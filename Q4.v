==> flow/design.v <==
module m(q,clk);
input clk;
output reg [3:0] q = 4'b1000;
reg temp;
reg [15:0] count =16'b0;
always@(posedge clk)begin
 count <= count +16'b1 ;
 if(count == 25000)begin
  count <=16'b1;
  q[3:0] = {q[2:0], q[3]};
  end
 end
endmodule
### Reports on m

What the tools print for m, step after step.
Line numbers count from 1 in the design file above.
Operators: Yosys type, input widths -> output width; for muxes data width and select width s.
Library cell names are shortened.
A cell with - has no value.

* top: m
* clock: clk
* standard-cell library: sky130hd
* corner: tt_025C_1v80

### After elaboration

Counts by Yosys on the flattened word-level netlist (proc, flatten, opt, wreduce; memories kept). Register bits leave out memories and registers merged into their read ports (data or address); mux counts leave out enables and synchronous resets folded into registers. Print and check cells are left out. Cells with the same type and inputs are merged into one.

* bits in registers: 20
* output and inout port bits: 4

* add/subtract/negate cells: 1
* equal/unequal tests: 1

Operators with widths (number)
* $add 16x1->16 const B: 1
* $eq 16x15->1 const B: 1

### Longest topological paths

Depth = most cells in a row (Yosys ltp): at word level without a register or memory, in the mapped netlist without a sequential cell, where the memories' decode and read muxes count.

* word-level depth: 1
* ABC_AREA: 0
* depth in mapped cells: 6
* gate-level depth less buffers: 6

### Mapped cells and area

Yosys stat after the flow's synthesis: flattened, memories mapped to cells. It holds for the ABC_AREA given above (unset counts as 0); a run with the other value may have another netlist.

Cells by type (number)
* dfxtp_1: 16
* edfxtp_1: 4
* xnor2_1: 6
* xor2_1: 5
* ha_1: 2
* nand4_1: 4
* nand2_1: 6
* nor2_1: 6
* nor4_4: 1
* mux2i_1: 2
* nand3_1: 4
* nand2b_1: 3
* inv_1: 4
* or3_1: 2
* nand4bb_1: 1
* or4_4: 1
* and4_1: 1
* or3b_2: 1

Not listed: further types 6, cells in them 6.

* synthesis area: 0.0008145 mm2
* cell count: 75
* flip-flops: 20
* sequential part of the area: 0.0004404 mm2
* buffer cells: 0

### Path before layout

Source: OpenSTA report_checks on the synthesized netlist (no wires, ideal clock, input and output delay 20% of the period each), path of least setup slack; recovery checks are left aside. Register names are those of the netlist, which keeps one name where synthesis merged equal registers.

* path kind: flip-flop to flip-flop
* start: reg count[9]
* end: reg q[0]
* path slack: 1168 ps
* launch time at the first pin: 0 ps
* period: 2930 ps
* library setup time: 374 ps
* stages on the path: 3
* delay of the path: 1762 ps
* data arrival time: 1388 ps
* synthesis period reached: 1762 ps

"delay of the path" is the arrival time less input delay plus setup time.
"stages on the path": output pins that drive a net of the path, with the launching flip-flop's if there is one; two outputs of one cell count as two.
"synthesis period reached" = period - worst setup slack (recovery checks aside). The figure is calculated, with input and output delays left at 20% of the set period.
Between the ends stands the longest chain of elaborated cells between them, by number of cells; it is not shown to be the way that was timed. Of several equally long chains one is given.
Each line given opens the expression or statement behind the cell; cells for indexed reads and writes are added by Yosys, which also makes memories of some case tables.

* cell sequence: dfxtp_1 -> or4_4 -> nor4_4
* cells in the longest elaborated chain: 1
* elaborated cells on any way between the ends: 1
* source lines of those cells: 1

RTL lines, path after synthesis
* from (decl): line 5 `reg [15:0] count =16'b0;`
* from (assign): line 7 `count <= count +16'b1 ;`
* from (assign): line 9 `count <=16'b1;`
* $eq 16x15->1: line 8 `if(count == 25000)begin`
* to (assign): line 10 `q[3:0] = {q[2:0], q[3]};`
* to (decl): line 3 `output reg [3:0] q = 4'b1000;`

### Path in the finished layout

Path of least setup slack in the final report of flow run 1 (OpenROAD, finished layout, wires in). Where an end is a register, its clock arrival counts in the times.
The report prints the path's times to 10 ps; the period is as set.

* path kind: flip-flop to output port
* start: reg q[2]
* end: out q[2]
* path slack: 1920 ps
* stages on the path: 2
* launch time at the first pin: 290 ps
* data arrival time: 1220 ps
* period: 3920 ps
* external output delay: 780 ps

* cell sequence: edfxtp_1 -> clkdlybuf4s50_1
* cells in the longest elaborated chain: 0
* elaborated cells on any way between the ends: 0
* source lines of those cells: 0

RTL lines, path after layout
* from (decl): line 3 `output reg [3:0] q = 4'b1000;`
* from (assign): line 10 `q[3:0] = {q[2:0], q[3]};`
* to (decl): line 3

Lab notebook: m

Below are 2 stored runs of the flow (Yosys, OpenROAD; platform sky130hd) on m, each with its settings and what was measured, unordered. Constraints: input delay and output delay 20% of the set period each, output load 0.01 pF.
"clock period reached" means the clock period less the worst setup slack. The figure is calculated, with input and output delays left at 20% of the set period.
"time used up by the worst setup path" = time allowed to the worst setup path (clock period - input delay - output delay, where it has them) - its slack; a late launch clock adds to it, a late capture clock takes from it.
"total power of the final layout": no workload was simulated; the value follows from the tool's default switching activity.
"time used up by the worst setup path" is given in steps of 10 ps.

### Flow run 1

Settings: `period_ns=3.92`, `CORE_UTILIZATION=61`, `SETUP_SLACK_MARGIN=1.06`, `CORE_ASPECT_RATIO=1.0`, `GPL_TIMING_DRIVEN=0`, `GPL_ROUTABILITY_DRIVEN=1`, `CAP_MARGIN=5`, `CORE_MARGIN=2`, `SLEW_MARGIN=20`

- Synthesized cell area: 0.0008145 mm2
- Overall die area: 0.0016435 mm2
- Standard-cell area after routing: 0.0009096 mm2
- Final utilization: 0.717
- Smallest setup slack: 1921 ps
- Setup TNS: 0 ps
- Worst hold slack: 458 ps
- Total power of the final layout: 0.3230 mW
- Clock period reached: 1999 ps
- Time used up by the worst setup path: 1220 ps
- Type of the worst setup path: flip-flop to output port

### Flow run 2

Settings: `period_ns=3.72`, `CORE_UTILIZATION=43`, `SETUP_SLACK_MARGIN=0.61`, `PLACE_DENSITY_LB_ADDON=0.25`, `CORE_ASPECT_RATIO=0.91`, `TNS_END_PERCENT=50`, `ABC_AREA=0`, `GPL_TIMING_DRIVEN=0`, `GPL_ROUTABILITY_DRIVEN=1`, `CTS_CLUSTER_SIZE=26`, `CAP_MARGIN=5`, `SLEW_MARGIN=0`, `CORE_MARGIN=2`

- Synthesized cell area: 0.0008145 mm2
- Overall die area: 0.0022589 mm2
- Standard-cell area after routing: 0.0009121 mm2
- Final utilization: 0.496
- Smallest setup slack: 1752 ps
- Setup TNS: 0 ps
- Worst hold slack: 454 ps
- Total power of the final layout: 0.3218 mW
- Clock period reached: 1968 ps
- Time used up by the worst setup path: 1970 ps
- Type of the worst setup path: flip-flop to flip-flop
